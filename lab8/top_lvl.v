==> flow/design.v <==
package ethernet_header_pkg;
   typedef struct      packed {
      logic [1:0][7:0] eth_type_length;
      logic [5:0][7:0] mac_source;
      logic [5:0][7:0] mac_destination;
   } ethernet_header;
endpackage
`timescale 1ns/1ps
module var_register #(parameter WIDTH = 4) (input wire clk, input wire [WIDTH-1:0] din, output reg [WIDTH-1:0] dout);
    always @(posedge clk) begin
        dout <= din;
    end
endmodule
module var_multiplier #(parameter WIDTH = 4) (input wire [WIDTH-1:0] in1, input wire [WIDTH-1:0] in2, output wire [(2*WIDTH)-1:0] out);
    assign out = in1 * in2;
endmodule
module var_adder #(parameter WIDTH = 4) (input wire [WIDTH-1:0] in1, input wire [WIDTH-1:0] in2, output wire [WIDTH:0] out);
    assign out = in1 + in2;
endmodule
`timescale 1ns/1ps
module level_two #(parameter WIDTH = 4) (input wire clk, input wire [WIDTH-1:0] data_in, input wire [WIDTH-1:0] c1, input wire [WIDTH-1:0] c2, output wire [WIDTH-1:0] reg2_out, output wire [(2*WIDTH):0] prod_sum);
    wire [WIDTH-1:0] reg1_out;
    wire [(2*WIDTH)-1:0] mult1_out, mult2_out;
    var_register #(.WIDTH(WIDTH)) register1 (.clk(clk), .din(data_in), .dout(reg1_out));
    var_register #(.WIDTH(WIDTH)) register2 (.clk(clk), .din(reg1_out), .dout(reg2_out));
    var_multiplier #(.WIDTH(WIDTH)) multiplier1 (.in1(c1), .in2(reg1_out), .out(mult1_out));
    var_multiplier #(.WIDTH(WIDTH)) multiplier2 (.in1(c2), .in2(reg2_out), .out(mult2_out));
    var_adder #(.WIDTH(2*WIDTH)) adder (.in1(mult1_out), .in2(mult2_out), .out(prod_sum));
endmodule
`timescale 1ns/1ps
module top_level #(parameter WIDTH = 4) (input wire clk, input wire [WIDTH-1:0] data_in, input wire [WIDTH-1:0] c1, input wire [WIDTH-1:0] c2, input wire [WIDTH-1:0] c3, input wire [WIDTH-1:0] c4, output wire [2*WIDTH+1:0] final_sum);
    wire [2*WIDTH:0] prod_sum1, prod_sum2;
    wire [WIDTH-1:0] reg_2;
    level_two #(.WIDTH(WIDTH)) level_two_inst1 (.clk(clk), .data_in(data_in), .c1(c1), .c2(c2), .reg2_out(reg_2), .prod_sum(prod_sum1));
    level_two #(.WIDTH(WIDTH)) level_two_inst2 (.clk(clk), .data_in(reg_2), .c1(c3), .c2(c4), .reg2_out(), .prod_sum(prod_sum2));
    var_adder #(.WIDTH(2*WIDTH+1)) final_adder (.in1(prod_sum1), .in2(prod_sum2), .out(final_sum));
endmodule
== Reports on top_level ==
What the tools print for top_level, step after step.
Lines are those of the file above, counted from 1.
Not given: --

* Design top: top_level
* Clock port: clk
* Standard-cell library: sky130hd
* Library corner: tt_025C_1v80

== Word level ==
Counts by Yosys on the flattened word-level netlist (proc, flatten, opt, wreduce; memories kept). Register bits leave out memories and registers merged into their read ports (data or address); mux counts leave out enables and synchronous resets folded into registers. Print and check cells are left out. Cells with the same type and inputs are merged into one.

* Add/sub/neg operators: 3
* Multipliers: 4
* Div/mod/pow operators: 0
* Magnitude comparators: 0
* Equal/unequal tests: 0
* Shift operators: 0
* Mux-type cells: 0
* Bitwise logic cells: 0
* Reductions and logical operators: 0

{| class="wikitable"
|+ Operators with widths
! cell !! count
|-
| multiplier 4 x 4 -> 8 bit || 4
|-
| adder 8 x 8 -> 9 bit || 2
|-
| adder 9 x 9 -> 10 bit || 1
|}

* Register bits after elaboration: 16
* Latch bits: 0
* Memory bits (writable): 0
* ROM bits: 0
* Word width x clocked read ports: 0
* Memory cells: 0
* Input port bits: 21
* Output and inout bits: 10
* Word-level cells: 11

== Depth ==
Longest topological path by Yosys (ltp), each cell counted once; first at word level (registers and memories cut), then after technology mapping (sequential cells cut; the memories' decode and read muxes count).

* Depth after elaboration: 3
* ABC_AREA: 0
* Gate-level depth with buffers: 18
* Depth with buffers taken out: 18

== Mapped cells and area ==
Source: synth_stat.txt of the flow (Yosys; design flattened, memories mapped). It holds for the ABC_AREA given above (unset counts as 0); a run with the other value may have another netlist.
The area totals of this step are shown rounded.

* Cell count: 264
* Mapped area: 2,500 um^2
* Sequential area: 320 um^2
* Flip-flop cells: 16
* Buffer cells: 0

{| class="wikitable"
|+ Cells by type
! cell type !! count !! area in all (um^2)
|-
| sky130_fd_sc_hd__fa_1 || 48 || 960.922
|-
| sky130_fd_sc_hd__ha_1 || 36 || 450.432
|-
| sky130_fd_sc_hd__dfxtp_1 || 16 || 320.307
|-
| sky130_fd_sc_hd__inv_1 || 77 || 289.027
|-
| sky130_fd_sc_hd__and2_1 || 39 || 243.984
|-
| sky130_fd_sc_hd__nand2_1 || 25 || 93.84
|-
| sky130_fd_sc_hd__xnor2_1 || 3 || 26.275
|-
| sky130_fd_sc_hd__a21o_1 || 3 || 22.522
|-
| sky130_fd_sc_hd__xor2_1 || 2 || 17.517
|-
| sky130_fd_sc_hd__a21oi_1 || 3 || 15.014
|-
| sky130_fd_sc_hd__a221oi_2 || 1 || 15.014
|-
| sky130_fd_sc_hd__nor3_1 || 2 || 10.01
|-
| sky130_fd_sc_hd__a221oi_1 || 1 || 8.758
|-
| sky130_fd_sc_hd__nand3b_1 || 1 || 7.507
|-
| sky130_fd_sc_hd__nor2_1 || 2 || 7.507
|-
| sky130_fd_sc_hd__o21a_1 || 1 || 7.507
|-
| sky130_fd_sc_hd__and3_1 || 1 || 6.256
|-
| sky130_fd_sc_hd__nor2b_1 || 1 || 6.256
|}

Other cell types: 2; their cells: 2.
By module: a second synthesis without flattening, with its own total; a netlist apart from the flattened one above.

* Cell total of the unflattened synthesis: 348
* Area (unflattened synthesis): 3,100 um^2

Each row is one instance without its submodules.

{| class="wikitable"
|+ Modules
! module !! instances !! cells !! area (um^2) !! seq. area (um^2)
|-
| var_multiplier #(WIDTH=4) || 4 || 51 || 450 || 0.0
|-
| var_adder #(WIDTH=8) || 2 || 43 || 330 || 0.0
|-
| var_adder #(WIDTH=9) || 1 || 42 || 350 || 0.0
|-
| var_register #(WIDTH=4) || 4 || 4 || 80 || 80
|-
| level_two #(WIDTH=4) || 2 || 0 || 0.0 || 0.0
|-
| top_level || 1 || 0 || 0.0 || 0.0
|}

== Path before layout ==
OpenSTA on the mapped netlist: ideal clock, no wires. The path of least setup slack (recovery checks aside). Input and output delay are each 20% of the period. Register names are those of the netlist, which keeps one name where synthesis merged equal registers.

* Kind: input port to output port
* Start point: input c2[1]
* End point: output final_sum[9]
* Period: 9.33 ns
* Input delay: 1.866 ns
* Output delay: 1.866 ns
* Time at the first pin: 1.866 ns
* Data arrival time: 6.262 ns
* Required time: 7.464 ns
* Setup slack: 1.202 ns
* Path delay: 4.396 ns
* Driving pins on the path: 16
* Path buffers: 0
* Synthesis period reached: 8.128 ns

"path delay" is the arrival time less input delay plus setup time.
At an output port there is no setup time.
"driving pins on the path": output pins that drive a net of the path, with the launching flip-flop's if there is one; two outputs of one cell count as two.
"synthesis period reached" = period - worst setup slack (recovery checks aside). The figure is calculated, with input and output delays left at 20% of the set period.
The rows between start and end are the longest chain of elaborated cells between them; the timing report does not say that the signal goes this way. Where chains are equally long, one stands for them.
A line is the first line of the expression or statement that the cell stems from. Yosys adds cells for indexed reads and writes and turns some case tables into memories.

* Cell sequence: sky130_fd_sc_hd__and2_1 sky130_fd_sc_hd__fa_1 sky130_fd_sc_hd__inv_1 sky130_fd_sc_hd__fa_1 sky130_fd_sc_hd__inv_1 sky130_fd_sc_hd__fa_1 sky130_fd_sc_hd__fa_1 sky130_fd_sc_hd__inv_1 sky130_fd_sc_hd__fa_1 sky130_fd_sc_hd__fa_1 sky130_fd_sc_hd__inv_1 sky130_fd_sc_hd__ha_1 sky130_fd_sc_hd__and3_1 sky130_fd_sc_hd__a221oi_2 sky130_fd_sc_hd__a21oi_1 sky130_fd_sc_hd__xor2_1
* Cells in the longest elaborated chain: 3
* Elaborated cells between the ends (all ways): 3
* RTL lines with such cells: 2
* Those cells by class: 2 x add/sub; 1 x mul

{| class="wikitable"
|+ Ends and longest elaborated chain, post-synthesis
! what !! RTL line !! RTL
|-
| from (decl) || 31 || <nowiki>module top_level #(parameter WIDTH = 4) (input wire clk, input wire [WIDTH-1:0] data_in, input wire [WIDTH-1:0 ...</nowiki>
|-
| multiplier 4 x 4 -> 8 bit || 15 || <nowiki>assign out = in1 * in2;</nowiki>
|-
| adder 8 x 8 -> 9 bit || 18 || <nowiki>assign out = in1 + in2;</nowiki>
|-
| adder 9 x 9 -> 10 bit || 18 ||
|-
| to (decl) || 31 ||
|}

== Worst path after layout ==
Path of least setup slack in the final report of entry A (OpenROAD, finished layout, wires in). Where an end is a register, its clock arrival counts in the times.

* Kind: input port to output port
* Start point: input c4[3]
* End point: output final_sum[9]
* Period: 12.3 ns
* Input delay: 2.46 ns
* Output delay: 2.46 ns
* Time at the first pin: 2.46 ns
* Data arrival time: 7.97 ns
* Required time: 9.84 ns
* Setup slack: 1.87 ns
* Driving pins on the path: 17
* Path buffers: 2

The rows between start and end are the longest chain of elaborated cells between them; the timing report does not say that the signal goes this way. Where chains are equally long, one stands for them.

* Cell sequence: sky130_fd_sc_hd__clkdlybuf4s50_1 sky130_fd_sc_hd__nand2_1 sky130_fd_sc_hd__fa_1 sky130_fd_sc_hd__fa_1 sky130_fd_sc_hd__fa_1 sky130_fd_sc_hd__inv_1 sky130_fd_sc_hd__fa_1 sky130_fd_sc_hd__fa_1 sky130_fd_sc_hd__inv_1 sky130_fd_sc_hd__fa_1 sky130_fd_sc_hd__inv_1 sky130_fd_sc_hd__ha_1 sky130_fd_sc_hd__and3_1 sky130_fd_sc_hd__a221oi_2 sky130_fd_sc_hd__a21oi_1 sky130_fd_sc_hd__xor2_1 sky130_fd_sc_hd__clkdlybuf4s50_1
* Cells in the longest elaborated chain: 3
* Elaborated cells between the ends (all ways): 3
* RTL lines with such cells: 2
* Those cells by class: 2 x add/sub; 1 x mul

{| class="wikitable"
|+ Ends and longest elaborated chain, post-layout
! what !! RTL line !! RTL
|-
| from (decl) || 31 || <nowiki>module top_level #(parameter WIDTH = 4) (input wire clk, input wire [WIDTH-1:0] data_in, input wire [WIDTH-1:0 ...</nowiki>
|-
| multiplier 4 x 4 -> 8 bit || 15 || <nowiki>assign out = in1 * in2;</nowiki>
|-
| adder 8 x 8 -> 9 bit || 18 || <nowiki>assign out = in1 + in2;</nowiki>
|-
| adder 9 x 9 -> 10 bit || 18 ||
|-
| to (decl) || 31 ||
|}

FLOW RESULTS
============

Top module top_level; platform sky130hd; tools Yosys and OpenROAD; 2 stored runs in no particular order. Input and output delays are each 20% of the period that was set; the output load is 0.01 pF.
"clock period achieved" is the run's clock period less its worst setup slack. It is reckoned from that one timing run; input and output delays stay at 20% of the period that was set.
"time of the worst setup path": the worst setup path's part of the clock period (all of it between registers, 20% less for each end at a port) less its slack. A launch clock that arrives late makes it longer, a capture clock that arrives late makes it shorter.
"overall power": no workload was simulated; the value follows from the tool's default switching activity.
Measured values are rounded.

=== Entry A ===
{| class="wikitable"
! Setting !! Value
|-
| period_ns || 12.3
|-
| CORE_UTILIZATION || 23
|-
| CORE_ASPECT_RATIO || 1.19
|-
| CORE_MARGIN || 3
|-
| GPL_ROUTABILITY_DRIVEN || 1
|-
| CTS_CLUSTER_SIZE || 78
|-
| CTS_CLUSTER_DIAMETER || 70
|-
| CAP_MARGIN || 20
|-
| MIN_ROUTING_LAYER || met1
|-
| SLEW_MARGIN || 20
|-
! Result !! Value
|-
| Clock period achieved || 10.430 ns
|-
| Lowest hold slack || 0.40 ns
|-
| Cell area after synthesis || 2,500 um^2
|-
| Worst slack on setup checks || 1.9 ns
|-
| Utilization in the final report || 29%
|-
| Overall power || 830 uW
|-
| Time of the worst setup path || 5.51 ns
|-
| Critical path type || input port to output port
|-
| Total negative slack on setup checks || 0.000 ns
|-
| Standard-cell area after routing || 3,100 um^2
|-
| Die footprint || 12,000 um^2
|}

=== Entry B ===
{| class="wikitable"
! Setting !! Value
|-
| period_ns || 4.93
|-
| CAP_MARGIN || 20
|-
| CORE_MARGIN || 2
|-
| CORE_UTILIZATION || 40
|-
| SLEW_MARGIN || 20
|-
! Result !! Value
|-
| Clock period achieved || 6.382 ns
|-
| Lowest hold slack || 0.40 ns
|-
| Cell area after synthesis || 2,500 um^2
|-
| Worst slack on setup checks || -1.5 ns
|-
| Utilization in the final report || 57%
|-
| Overall power || 2,600 uW
|-
| Time of the worst setup path || 4.41 ns
|-
| Critical path type || input port to output port
|-
| Total negative slack on setup checks || -9.3 ns
|-
| Standard-cell area after routing || 3,400 um^2
|-
| Die footprint || 6,900 um^2
|}
