==> flow/design.v <==
package ethernet_header_pkg;
   typedef struct      packed {
      logic [1:0][7:0] eth_type_length;
      logic [5:0][7:0] mac_source;
      logic [5:0][7:0] mac_destination;
   } ethernet_header;
endpackage
`timescale 1ns/1ps
module register_file  #(parameter DATA_WIDTH = 8,
    parameter ADDR_WIDTH = 5)(
    input output_enable,
    input chip_select,
    input write_strobe,
    input [ADDR_WIDTH-1:0] address,
    inout [DATA_WIDTH-1:0] data
);
localparam MEM_SIZE = 2** ADDR_WIDTH;
reg [DATA_WIDTH-1:0] memory [0:MEM_SIZE-1];
reg [DATA_WIDTH-1:0] data_reg;
integer i;
initial begin
    for (i = 0; i <  2**ADDR_WIDTH;i =  i + 1) begin
        memory[i] = 0;
    end
end
always @ (posedge write_strobe) begin
    if (!chip_select && !output_enable) begin
        memory[address] <= data;
    end
end
wire read_enable;
assign read_enable = (!chip_select && output_enable);
always @ (*) begin
    for (i = 0; i < DATA_WIDTH;i =  i + 1) begin
        if (read_enable) begin
            data_reg[i] <= memory[address][i];
        end else begin
            data_reg[i] <= 1'bz;
        end
    end
end
assign data = data_reg;
endmodule
Reports on register_file
What the tools print for register_file, step after step.
Line numbers count from 1 in the design file above.
Cell names lack the library's common part.
{ "setup": {"top": "register_file", "clock": "write_strobe", "cell_library": "sky130hd", "lib_corner": "tt_025C_1v80"} }

Elaborated design
Counts by Yosys on the flattened word-level netlist (proc, flatten, opt, wreduce; memories kept). Register bits leave out memories and registers merged into their read ports (data or address); mux counts leave out enables and synchronous resets folded into registers. Print and check cells are left out. Cells with the same type and inputs are merged into one.
Yosys's memory passes give these memory sizes; they may raise the number of words (mostly to a power of two), join words into wider ones and drop unused or constant bits.
{ "classes": {"mux": 11, "reduce_logical": 4} }
{ "op_table": {"columns": ["cell", "n"], "rows": [
  ["1-bit 2-to-1 mux", 9],
  ["8-bit 2-to-1 mux", 1],
  ["5-bit 2-to-1 mux", 1],
  ["1-bit logical AND", 2],
  ["1-bit logical NOT", 2]
]} }
{ "word_totals": {"regBits": 0, "ramBits": 256, "mem_count": 1, "input_bits": 8, "out_inout_bits": 8, "word_cells": 16} }
{ "memory_table": {"columns": ["memory", "size", "word_bits", "read_ports", "write_ports", "line_no", "source"], "rows": [
  ["memory", 32, 8, 1, 1, 18, "reg [DATA_WIDTH-1:0] memory [0:MEM_SIZE-1];"]
]} }

Depth
Longest topological path by Yosys (ltp), each cell counted once; first at word level (registers and memories cut), then after technology mapping (sequential cells cut; the memories' decode and read muxes count).
{ "depth": {"depth_word": 4, "abc_area": 0, "mapped_depth": 7, "mapped_depth_nobuf": 4} }

Mapped cells and area
Yosys stat after the flow's synthesis: flattened, memories mapped to cells. It holds for the ABC_AREA given above (unset counts as 0); a run with the other value may have another netlist.
{ "mapped": {"cell_count": 569, "yosys_area_um2": 10048.4, "seqArea_um2": 7687.4, "ffs": 256} }
{ "types": {"columns": ["type", "n"], "rows": [
  ["edfxtp_1", 256],
  ["mux2i_1", 128],
  ["o22ai_1", 63],
  ["nor2_1", 30],
  ["buf_2", 22],
  ["nor4_1", 16],
  ["nand4bb_1", 5],
  ["or4b_1", 4],
  ["nand2_1", 10],
  ["nand4b_1", 4],
  ["clkbuf_1", 8],
  ["nand3b_1", 4],
  ["buf_6", 2],
  ["nor3_1", 4],
  ["or3b_2", 2],
  ["or4_1", 2],
  ["o22ai_2", 1],
  ["or4bb_1", 1]
]} }
Not listed: further types 5, cells in them 7.

Timing after synthesis
Path of least setup slack by OpenSTA after synthesis, without wires, with an ideal clock, recovery checks aside; 20% of the period is set as input and as output delay. Where synthesis merged equal registers, the netlist keeps one of their names.
{ "synth_path": {"kind": "input to output", "start": "input address[1]", "end": "output data[1]", "period_ns": 3.53, "in_delay_ns": 0.706, "t_first_pin_ns": 0.706, "arrival_time_ns": 2.256, "t_required_ns": 2.824, "slack_ns": 0.568, "path_delay_ns": 1.550, "driving_pins": 7, "synth_period_reached_ns": 2.962} }
"path_delay_ns" = arrival - input delay + setup time.
A path that ends at an output port has no setup time.
"driving_pins" counts driving pins, that of a launching flip-flop among them; a cell with two outputs on the path counts twice.
"synth_period_reached_ns" is the clock period less the worst setup slack; recovery checks do not enter. This is arithmetic on one report: input and output delays are still those of the set period (20% each).
Between the ends stands the longest chain of elaborated cells between them, by number of cells; it is not shown to be the way that was timed. Of several equally long chains one is given.
Each line given opens the expression or statement behind the cell; cells for indexed reads and writes are added by Yosys, which also makes memories of some case tables.
A memory read counts as a cell of the chain, while the word-level depth stops at memories.
{ "synth_via": {"cell_sequence": "clkbuf_1 -> buf_2 -> buf_2 -> mux2i_1 -> o22ai_1 -> nor4_1 -> nand2_1", "elab_chain_cells": 2, "cone_cells": 2, "classes_between": "mux: 1; memory: 1"} }
{ "synth_rtl": {"columns": ["item", "line_no", "source"], "rows": [
  ["start: declaration", 14, "input [ADDR_WIDTH-1:0] address,"],
  ["memory read 32 x 8 bit", 18, "reg [DATA_WIDTH-1:0] memory [0:MEM_SIZE-1];"],
  ["1-bit 2-to-1 mux", 35, "if (read_enable) begin"],
  ["end: declaration", 15, "inout [DATA_WIDTH-1:0] data"]
]} }

Path in the finished layout
From the final timing report of entry A: the path of least setup slack in the routed layout; clock arrival at registers is part of the times.
{ "layout_path": {"kind": "input to output", "start": "input address[1]", "end": "output data[2]", "period_ns": 3.07, "in_delay_ns": 0.61, "t_first_pin_ns": 0.61, "arrival_time_ns": 2.41, "t_required_ns": 2.46, "slack_ns": 0.05, "driving_pins": 8} }
Between the ends stands the longest chain of elaborated cells between them, by number of cells; it is not shown to be the way that was timed. Of several equally long chains one is given.
A memory read counts as a cell of the chain, while the word-level depth stops at memories.
{ "layout_via": {"cell_sequence": "buf_12 -> buf_12 -> buf_4 -> mux2i_1 -> o22ai_1 -> nor4_4 -> nand2_1 -> buf_6", "elab_chain_cells": 2, "cone_cells": 2, "classes_between": "mux: 1; memory: 1"} }
{ "layout_rtl": {"columns": ["item", "line_no", "source"], "rows": [
  ["start: declaration", 14, "input [ADDR_WIDTH-1:0] address,"],
  ["memory read 32 x 8 bit", 18, "reg [DATA_WIDTH-1:0] memory [0:MEM_SIZE-1];"],
  ["1-bit 2-to-1 mux", 35, "if (read_enable) begin"],
  ["end: declaration", 15, "inout [DATA_WIDTH-1:0] data"]
]} }

## Implementation results

Measured data: module register_file, platform sky130hd, 2 stored runs of the flow under differing settings, order arbitrary. Input and output delays are each 20% of the period that was set; the output load is 0.01 pF.
"worst setup path time (ns)": the worst setup path's part of the clock period (all of it between registers, 20% less for each end at a port) less its slack. A launch clock that arrives late makes it longer, a capture clock that arrives late makes it shorter.

settings of entry A
{
  "period_ns": 3.07,
  "CORE_UTILIZATION": 32,
  "CAP_MARGIN": 20,
  "CORE_MARGIN": 2,
  "SLEW_MARGIN": 20
}
report of entry A
yosys chip area after synthesis (um^2): 10048.4
finish__design__die__area: 32835.3
finish__design__instance__utilization: 0.4059
finish__timing__setup__ws: 0.046
finish__timing__setup__tns: 0.000
worst setup path time (ns): 1.80
worst setup path kind: input to output

settings of entry B
{
  "period_ns": 3.68,
  "CORE_UTILIZATION": 55,
  "TNS_END_PERCENT": 90,
  "GPL_TIMING_DRIVEN": 0,
  "GPL_ROUTABILITY_DRIVEN": 0,
  "MAX_ROUTING_LAYER": "met5",
  "CAP_MARGIN": 20,
  "CORE_MARGIN": 2,
  "SLEW_MARGIN": 20
}
report of entry B
yosys chip area after synthesis (um^2): 10048.4
finish__design__die__area: 19366.9
finish__design__instance__utilization: 0.6526
finish__timing__setup__ws: 0.117
finish__timing__setup__tns: 0.000
worst setup path time (ns): 2.09
worst setup path kind: input to output
