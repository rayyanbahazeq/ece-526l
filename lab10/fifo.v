==> flow/design.v <==
package ethernet_header_pkg;
   typedef struct      packed {
      logic [1:0][7:0] eth_type_length;
      logic [5:0][7:0] mac_source;
      logic [5:0][7:0] mac_destination;
   } ethernet_header;
endpackage
`timescale 1ns/1ps
module fifo #(parameter WIDTH = 8, DEPTH = 32, ALMOST = 2)
(
    input wire clk,
    input wire rst_n,
    input wire wr_en,
    input wire rd_en,
    input wire [WIDTH-1:0] data_in,
    output reg [WIDTH-1:0] data_out,
    output wire empty,
    output wire almost_empty,
    output wire full,
    output wire almost_full,
    output reg valid,
    output reg overflow,
    output reg underflow,
    output reg [31:0] count
);
    reg [WIDTH-1:0] memory [0:DEPTH-1];
    reg [$clog2(DEPTH)-1:0] wr_ptr = 0;
    reg [$clog2(DEPTH)-1:0] rd_ptr = 0;
    reg [WIDTH-1:0] data_out_reg = 0;
    wire [$clog2(DEPTH)-1:0] next_wr_ptr = wr_ptr + 1;
    wire [$clog2(DEPTH)-1:0] next_rd_ptr = rd_ptr + 1;
    wire wr_overflow = (wr_en && full);
    wire rd_underflow = (rd_en && empty);
    assign empty = (wr_ptr == rd_ptr);
    assign almost_empty = (count <= ALMOST) ? 1 : empty;
    assign full = (next_wr_ptr == rd_ptr);
    assign almost_full = ((DEPTH - count) <= ALMOST) ? 1 : full;
    always @(posedge clk or negedge rst_n) begin
        if (!rst_n) begin
            wr_ptr <= 0;
            rd_ptr <= 0;
            overflow <= 0;
            underflow <= 0;
            valid <= 0;
            data_out_reg <= 0;
        end else begin
            if (wr_en && !wr_overflow) begin
                memory[wr_ptr] <= data_in;
                wr_ptr <= next_wr_ptr;
            end
            if (rd_en && !rd_underflow) begin
                data_out_reg <= memory[rd_ptr];
                rd_ptr <= next_rd_ptr;
            end
            overflow <= wr_overflow;
            underflow <= rd_underflow;
            valid <= rd_en && !rd_underflow;
        end
    end
    assign data_out = data_out_reg;
    always @(posedge clk or negedge rst_n) begin
        if (!rst_n) begin
            count <= 0;
        end else if (wr_en && !full && rd_en && !empty) begin
        end else if (wr_en && !full) begin
            count <= count + 1;
        end else if (rd_en && !empty) begin
            count <= count - 1;
        end
    end
endmodule
-- Step by step through the tools: fifo
What the tools print for fifo, step after step.
Lines are those of the file above, counted from 1.
Operators: Yosys type, input widths -> output width; for muxes data width and select width s.
Cell names lack the library's common part.
Not given: n/a
- design top: fifo
- clock input: clk
- library: sky130hd
- corner: tt_025C_1v80

-- Word level
Source: Yosys, flattened and elaborated. Widths are those after wreduce. Registers that Yosys merges into a memory's read port (data or address) are not register bits. Print and check cells do not count. Equal cells are merged and count once.
- output and inout port bits at 47
- cells after elaboration: 164
- input bits at 12
- noted flip-flop bits (word level): 309
- $add $sub $neg: 5
- noted reduce/logical cells: 48
- magnitude comparators: 2
- bitwise gates (word level): 1
- eq/ne operators at 64
- muxes and demuxes: 5
- operators by type and width (kind ; number):
    $pmux 8 s32 ; 1
    $eq 5x5->1 const B ; 32
    $reduce_and 3->1 ; 32
    $eq 5x4->1 const B ; 16
    $le 32x2->1 const B ; 2
    $mux 32 ; 2
    $eq 5x3->1 const B ; 8
    $add 32x1->32 const B ; 1
    $sub 32x1->32 const B ; 1
    $sub 6x32->32 const A ; 1
    $eq 5x2->1 const B ; 4
    $add 5x1->5 const B ; 2
    $eq 5x1->1 const B ; 2
    $eq 5x5->1 ; 2
    $logic_not 5->1 ; 2
    $logic_and 1x1->1 ; 8
    $logic_not 1->1 ; 4
    $reduce_and 2->1 ; 1
    $reduce_bool 2->1 ; 1
    $mux 1 ; 2
    $not 1->1 ; 1

-- Logic depth
Yosys ltp: most cells in a row. Word level: on the elaborated netlist, between registers, memories and ports. Mapped: between sequential cells and ports; inverters and the memories' decode and read muxes count.
- depth in word-level cells: 8
- ABC_AREA at 0
- depth in mapped cells at 21
- mapped depth without buffers at 18

-- After synthesis
The flow's flattened synthesis, as Yosys stat reports it; memories are mapped. The netlist is that of the ABC_AREA named above (0 if unset); the other value can give another one.
- noted flip-flops: 309
- noted buffer cells: 28
- chip area (Yosys): 13973.4 µm²
- cell count: 1072
- sequential area at 9013.6 µm²
- cell types (cell type ; number ; area in all (µm²)):
    edfxtp_1 ; 256 ; 7.69E+03
    dfrtp_1 ; 53 ; 1.33E+03
    ha_1 ; 44 ; 550.528
    a22oi_1 ; 57 ; 427.91
    nor2_1 ; 92 ; 345.331
    nand2_1 ; 75 ; 281.52
    a21oi_1 ; 56 ; 280.269
    o21ai_0 ; 51 ; 255.245
    mux2i_1 ; 21 ; 210.202
    xnor2_1 ; 23 ; 201.443
    xor2_1 ; 22 ; 192.685
    nand3_1 ; 30 ; 150.144
    a221oi_1 ; 16 ; 140.134
    nor3_1 ; 26 ; 130.125
    a222oi_1 ; 11 ; 110.106
    and2_1 ; 15 ; 93.84
    inv_1 ; 24 ; 90.086
    clkbuf_1 ; 23 ; 86.333
Other cell types: 51; their cells: 177.

-- Worst setup path after synthesis
OpenSTA on the mapped netlist: ideal clock, no wires. The path of least setup slack (recovery checks aside). Input and output delay are each 20% of the period. Register names are those of the netlist, which keeps one name where synthesis merged equal registers.
- path kind: flip-flop to flip-flop
- start: reg wr_ptr[0]
- end: reg count[27]
- setup time: 137 ps
- noted launch time at the first pin: 0 ps
- path slack: 3238 ps
- clock period at 8350 ps
- data required time at 8213 ps
- path delay at 5112 ps
- noted stages on the path: 21
- data arrival time: 4975 ps
- noted buffers on the path: 2
- period reached after synthesis at 5112 ps
"path delay" = arrival - input delay + setup time.
"stages on the path": output pins that drive a net of the path, with the launching flip-flop's if there is one; two outputs of one cell count as two.
"period reached after synthesis" = period - worst setup slack (recovery checks aside). The figure is calculated, with input and output delays left at 20% of the set period.
The rows between start and end are the longest chain of elaborated cells between them; the timing report does not say that the signal goes this way. Where chains are equally long, one stands for them.
Each line given opens the expression or statement behind the cell; cells for indexed reads and writes are added by Yosys, which also makes memories of some case tables.
A register here has more assigning lines than the two given.
- path through: dfrtp_1 -> ha_1 -> and3_1 -> ha_1 -> xor2_1 -> nand3_1 -> nor3_1 -> nor2b_1 -> buf_2 -> buf_1 -> inv_1 -> ha_1 -> a21o_1 -> and3_1 -> or4_1 -> nor4_1 -> a21oi_1 -> a221oi_1 -> o21ai_0 -> xnor2_1 -> a21oi_1
- cells in the longest elaborated chain: 8
- elaborated cells between the ends (all ways) at 14
- classes of those cells: 1 x add/sub; 2 x eq/ne; 2 x mux; 1 x logic; 8 x reduce/logical
- ends and longest elaborated chain, after synthesis (what ; line ; RTL):
    start, declared ; 27 ; reg [$clog2(DEPTH)-1:0] wr_ptr = 0;
    start, assigned ; 40 ; wr_ptr <= 0;
    start, assigned ; 49 ; wr_ptr <= next_wr_ptr;
    $add 5x1->5 ; 30 ; wire [$clog2(DEPTH)-1:0] next_wr_ptr = wr_ptr + 1;
    $eq 5x5->1 ; 36 ; assign full = (next_wr_ptr == rd_ptr);
    $logic_not 1->1 ; 64 ; end else if (wr_en && !full && rd_en && !empty) begin
    $logic_and 1x1->1 x3 ; 64 ;
    $not 1->1 ; n/a ;
    $reduce_and 2->1 ; n/a ;
    end, assigned ; 66 ; count <= count + 1;
    end, assigned ; 68 ; count <= count - 1;
    end, declared ; 24 ; output reg [31:0] count
Nets of the timed path that keep an RTL name, with a line that drives or declares them; the list need not be complete.
- nets with RTL names, path after synthesis (net ; line):
    full ; 36

-- Worst path after layout
From the final timing report of run 2: the path of least setup slack in the routed layout; clock arrival at registers is part of the times.
The report prints the path's times to 10 ps; the period is as set.
- path kind: flip-flop to output port
- start: reg count[3]
- end: out almost_full
- noted launch time at the first pin: 570 ps
- data arrival time: 3560 ps
- path slack: -60 ps
- data required time at 3500 ps
- noted buffers on the path: 4
- clock period at 4380 ps
- noted stages on the path: 14
- output delay: 880 ps
The rows between start and end are the longest chain of elaborated cells between them; the timing report does not say that the signal goes this way. Where chains are equally long, one stands for them.
A register here has more assigning lines than the two given.
- path through: dfrtp_1 -> or3_4 -> o31ai_4 -> buf_4 -> buf_6 -> nand4b_1 -> buf_4 -> or3_4 -> nor3_4 -> mux2_4 -> a22oi_2 -> a211oi_2 -> a21o_1 -> buf_2
- cells in the longest elaborated chain: 3
- elaborated cells between the ends (all ways) at 3
- source lines of those cells at 1
- classes of those cells: 1 x add/sub; 1 x compare; 1 x mux
- ends and longest elaborated chain, post-layout (what ; line ; RTL):
    start, declared ; 24 ; output reg [31:0] count
    start, assigned ; 66 ; count <= count + 1;
    start, assigned ; 68 ; count <= count - 1;
    $sub 6x32->32 ; 37 ; assign almost_full = ((DEPTH - count) <= ALMOST) ? 1 : full;
    $le 32x2->1 ; 37 ;
    $mux 1 ; 37 ;
    end, declared ; 20 ; output wire almost_full,

Appendix: measured runs

2 stored runs of fifo in the flow (synthesis by Yosys, layout by OpenROAD, sky130hd cells), in arbitrary order. Constraints: input delay and output delay 20% of the set period each, output load 0.01 pF.
"power consumption" is the tool's figure for a default switching activity; nothing was simulated.

Run 1

==> flow/run.sh <==
#!/bin/bash
# the make line also repeats the synthesis and layout settings of config.mk as NAME=value (left out here)
make -C /OpenROAD-flow-scripts/flow DESIGN_CONFIG=/design/flow/config.mk WORK_HOME=/design/flow/orfs CLKGATE_MAP_FILE= finish
==> flow/config.mk <==
export PLATFORM = sky130hd
export DESIGN_NAME = fifo
export DESIGN_NICKNAME = fifo
export VERILOG_FILES = /design/flow/design.v
export SDC_FILE = /design/flow/constraint.sdc
export NUM_CORES = 4
export LEC_CHECK = 0
export CAP_MARGIN = 15
export CELL_PAD_IN_SITES_GLOBAL_PLACEMENT = 3
export CORE_ASPECT_RATIO = 0.83
export CORE_MARGIN = 2
export CORE_UTILIZATION = 69
export CTS_CLUSTER_DIAMETER = 242
export PLACE_DENSITY = 0.72
export SLEW_MARGIN = 20
==> flow/constraint.sdc <==
create_clock -name core_clock -period 7.46 [get_ports {clk}]
set_input_delay 1.4920 -clock core_clock [delete_from_list [all_inputs] [get_ports {clk}]]
set_output_delay 1.4920 -clock core_clock [all_outputs]
set_load 0.01 [all_outputs]

Run 1: incomplete, placement halted on GPL-0301.

Run 2

==> flow/run.sh <==
#!/bin/bash
# the make line also repeats the synthesis and layout settings of config.mk as NAME=value (left out here)
make -C /OpenROAD-flow-scripts/flow DESIGN_CONFIG=/design/flow/config.mk WORK_HOME=/design/flow/orfs CLKGATE_MAP_FILE= finish
==> flow/config.mk <==
export PLATFORM = sky130hd
export DESIGN_NAME = fifo
export DESIGN_NICKNAME = fifo
export VERILOG_FILES = /design/flow/design.v
export SDC_FILE = /design/flow/constraint.sdc
export NUM_CORES = 4
export LEC_CHECK = 0
export ABC_AREA = 0
export CAP_MARGIN = 20
export CELL_PAD_IN_SITES_DETAIL_PLACEMENT = 1
export CORE_MARGIN = 2
export CORE_UTILIZATION = 19
export CTS_CLUSTER_DIAMETER = 66
export CTS_CLUSTER_SIZE = 94
export PLACE_DENSITY_LB_ADDON = 0.17
export SETUP_SLACK_MARGIN = 1.03
export SLEW_MARGIN = 20
==> flow/constraint.sdc <==
create_clock -name core_clock -period 4.38 [get_ports {clk}]
set_input_delay 0.8760 -clock core_clock [delete_from_list [all_inputs] [get_ports {clk}]]
set_output_delay 0.8760 -clock core_clock [all_outputs]
set_load 0.01 [all_outputs]

Measured in run 2:
- die outline area: 75729.5 µm²
- power consumption at 13.457 mW
- noted the setup slack of the worst path: -56 ps
- mapped cell area after synthesis at 13973.4 µm²
- post-route utilization at 0.26
- noted the post-route setup TNS: -56 ps
- standard-cell area of the final layout: 18965.7 µm²
